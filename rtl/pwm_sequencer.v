==> flow/design.v <==
`default_nettype none
module pwm_sequencer (
  input wire        i_clk,
  output wire [7:0] o_top,
  output wire       o_top_valid,
  output wire [8:0] o_compare,
  output wire       o_compare_valid
);
  localparam STEP = 97_276;  
  localparam STEP_WIDTH = $clog2(STEP);
  reg [STEP_WIDTH-1:0]   r_step_count = 0;
  reg [8:0]   r_compare = 0;
  reg [1:0]   r_phase = 0;
  assign o_top = 8'hff;
  wire w_valid = r_step_count == 0;
  assign o_top_valid = w_valid;
  assign o_compare_valid = w_valid;
  reg [8:0] r_output;
  always @(*) begin
    case (r_phase)
    2'd0: r_output = 9'h000;
    2'd1: r_output = r_compare;
    2'd2: r_output = 9'h100;
    2'd3: r_output = 9'h100 - r_compare;
    endcase
  end
  assign o_compare = r_output;
  always @(posedge i_clk) begin
    if (r_step_count == STEP-1) begin
      r_step_count <= 0;
      if (r_compare == 9'h100) begin
        r_compare <= 0;
        r_phase <= r_phase + 1;
      end else begin
        r_compare <= r_compare + 1;
      end
    end else begin
      r_step_count <= r_step_count + 1;
    end
  end
endmodule
# ---- Tool chain data of pwm_sequencer
# What the tools print for pwm_sequencer, step after step.
# Lines are those of the file above, counted from 1.
# Cell names lack the library's common part.
# The mark n/a stands for no value.
dict set report design {
  top_module {pwm_sequencer}
  clock {i_clk}
  lib {sky130hd}
  lib_corner {tt_025C_1v80}
}

# ---- Word level
# Source: Yosys, flattened and elaborated, memories not mapped. Widths are those after wreduce. Registers that Yosys merges into a memory's read port (data or address) are not register bits. Print and check cells do not count. Equal cells are merged and count once.
dict set report bits {
  mem_bits_ro 0
  out_inout_bits 19
  memories 0
  latch_bits 0
  input_bits 1
  elab_cells 16
  clocked_rd_ports_x_width 0
  register_bits 28
  mem_bits_rw 0
}
dict set report op_classes {
  muxes 1
  compare 0
  multipliers 0
  n_addsub 4
  bitwise 0
  n_div 0
  equal 5
  reduce_and_logical 3
  shifts 0
}
# operator n
set op_table {}
lappend op_table {{case mux 9 bit (select 4 bit)} 1}
lappend op_table {{adder 17 x 1 -> 17 bit with constant B} 1}
lappend op_table {{== test 17 bit with constant B} 1}
lappend op_table {{logical NOT 17 bit} 1}
lappend op_table {{adder 9 x 1 -> 9 bit with constant B} 1}
lappend op_table {{subtractor 9 bit with constant A} 1}
lappend op_table {{== test 9 bit with constant B} 1}
lappend op_table {{== test 2 bit with constant B} 2}
lappend op_table {{adder 2 x 1 -> 2 bit with constant B} 1}
lappend op_table {{== test 2 x 1 -> 1 bit with constant B} 1}
lappend op_table {{logical NOT 2 bit} 1}
lappend op_table {{AND reduction 2 bit} 1}

# ---- Longest topological paths
# Depth = most cells in a row (Yosys ltp): at word level without a register or memory, in the mapped netlist without a sequential cell, where the memories' decode and read muxes count.
dict set report logic_depth {
  ltp_word 2
  ABC_AREA 0
  ltp_mapped 8
  depth_no_buf 8
}

# ---- Netlist
# Source: synth_stat.txt of the flow (Yosys; design flattened, memories mapped). It holds for the ABC_AREA given above (unset counts as 0); a run with the other value may have another netlist.
# Totals and module areas in this step are rounded.
dict set report mapped {
  cell_count 191
  buf_cells 18
  ffs 28
  sequential_area_um2 671
  area_um2 1690
}
# cell_type n type_area_um2
set by_type {}
lappend by_type {dfxtp_1 17 340.326}
lappend by_type {edfxtp_1 11 330.317}
lappend by_type {nor2_1 32 120.115}
lappend by_type {ha_1 9 112.608}
lappend by_type {xor2_1 12 105.101}
lappend by_type {xnor2_1 9 78.826}
lappend by_type {buf_4 9 67.565}
lappend by_type {nand4_1 10 62.56}
lappend by_type {nor4_1 8 50.048}
lappend by_type {nand3_1 9 45.043}
lappend by_type {inv_1 10 37.536}
lappend by_type {nand2_1 10 37.536}
lappend by_type {nor3_1 6 30.029}
lappend by_type {and4_1 3 26.275}
lappend by_type {nor4_4 1 21.27}
lappend by_type {a21oi_1 4 20.019}
lappend by_type {clkbuf_1 5 18.768}
lappend by_type {nor2b_1 3 18.768}
# Not listed: further types 19, cells in them 23.

# ---- Timing after synthesis
# OpenSTA on the mapped netlist: ideal clock, no wires. The path of least setup slack (recovery checks aside). Input and output delay are each 20% of the period. Register names are those of the netlist, which keeps one name where synthesis merged equal registers.
dict set report synth_path {
  path_type {reg-to-output}
  from {register r_compare[0]}
  to {output o_compare[8]}
  required_time_ns 2.232
  delay_ns 2.106
  t_first_pin_ns 0.000
  n_path_buf 0
  period_ns 2.79
  setup_slack_ns 0.126
  t_arrival_ns 2.106
  output_delay_ns 0.558
  path_stages 9
  synth_period_reached_ns 2.664
}
# "delay_ns" is the arrival time less input delay plus setup time.
# A path that ends at an output port has no setup time.
# "path_stages": output pins that drive a net of the path, with the launching flip-flop's if there is one; two outputs of one cell count as two.
# "synth_period_reached_ns" is the clock period less the worst setup slack; recovery checks do not enter. This is arithmetic on one report: input and output delays are still those of the set period (20% each).
# The rows between start and end are the longest chain of elaborated cells between them; the timing report does not say that the signal goes this way. Where chains are equally long, one stands for them.
# A line is the first line of the expression or statement that the cell stems from. Yosys adds cells for indexed reads and writes and turns some case tables into memories.
dict set report synth_via {
  cell_sequence {edfxtp_1 inv_1 ha_1 or3b_1 nor4_1 nor2b_1 ha_1 a221oi_1 nor2_1}
  elab_chain_len 2
  cells_between 2
  cone_lines 2
  cone_classes {1 x add/sub; 1 x mux}
}
# element line
set synth_lines {}
lappend synth_lines {{start, declared} 12} ;# reg [8:0]   r_compare = 0;
lappend synth_lines {{start, assigned} 32} ;# r_compare <= 0;
lappend synth_lines {{start, assigned} 35} ;# r_compare <= r_compare + 1;
lappend synth_lines {{subtractor 9 bit} 24} ;# 2'd3: r_output = 9'h100 - r_compare;
lappend synth_lines {{case mux 9 bit (select 4 bit)} 20} ;# case (r_phase)
lappend synth_lines {{end, declared} 6} ;# output wire [8:0] o_compare,

# ---- Worst path after layout
# Path of least setup slack in the final report of record 2 (OpenROAD, finished layout, wires in). Where an end is a register, its clock arrival counts in the times.
dict set report layout_path {
  path_type {reg-to-output}
  from {register r_compare[0]}
  to {output o_compare[8]}
  period_ns 3.25
  n_path_buf 1
  required_time_ns 2.60
  t_first_pin_ns 0.27
  path_stages 10
  t_arrival_ns 2.51
  output_delay_ns 0.65
  setup_slack_ns 0.09
}
# The rows between start and end are the longest chain of elaborated cells between them; the timing report does not say that the signal goes this way. Where chains are equally long, one stands for them.
dict set report layout_via {
  cell_sequence {edfxtp_1 inv_2 ha_2 or3b_4 nor4_4 nor2b_4 ha_1 a221oi_2 nor2_1 clkbuf_2}
  elab_chain_len 2
  cells_between 2
  cone_lines 2
  cone_classes {1 x add/sub; 1 x mux}
}
# element line
set layout_lines {}
lappend layout_lines {{start, declared} 12} ;# reg [8:0]   r_compare = 0;
lappend layout_lines {{start, assigned} 32} ;# r_compare <= 0;
lappend layout_lines {{start, assigned} 35} ;# r_compare <= r_compare + 1;
lappend layout_lines {{subtractor 9 bit} 24} ;# 2'd3: r_output = 9'h100 - r_compare;
lappend layout_lines {{case mux 9 bit (select 4 bit)} 20} ;# case (r_phase)
lappend layout_lines {{end, declared} 6} ;# output wire [8:0] o_compare,

# Measured data: module pwm_sequencer, platform sky130hd, 2 stored runs of the flow under differing settings, order arbitrary. Input and output delays are each 20% of the period that was set; the output load is 0.01 pF.
# "timing.worst_path_ns" = time allowed to the worst setup path (clock period - input delay - output delay, where it has them) - its slack; a late launch clock adds to it, a late capture clock takes from it.
# Results are given in rounded form.
run="record 1" settings period_ns=2.21 CORE_UTILIZATION=57 SETUP_SLACK_MARGIN=0.31 CELL_PAD_IN_SITES_GLOBAL_PLACEMENT=3 TNS_END_PERCENT=100 ABC_AREA=0 GPL_ROUTABILITY_DRIVEN=1 CAP_MARGIN=10 MIN_ROUTING_LAYER="met1" CORE_MARGIN=2 SLEW_MARGIN=20
run="record 1" outcome="incomplete, placement halted on GPL-0301"
run="record 2" settings period_ns=3.25 CORE_UTILIZATION=23 CAP_MARGIN=20 CORE_MARGIN=2 SLEW_MARGIN=20
run="record 2" results synthesis_area_um2=1690 die_area_um2=8050 fin_util_pct=28.1 fin_ws_ns=0.094 fin_tns_ns=0.000 fin_hold_ws_ns=0.491 timing.worst_path_ns=2.51 worstPathKind="reg-to-output"
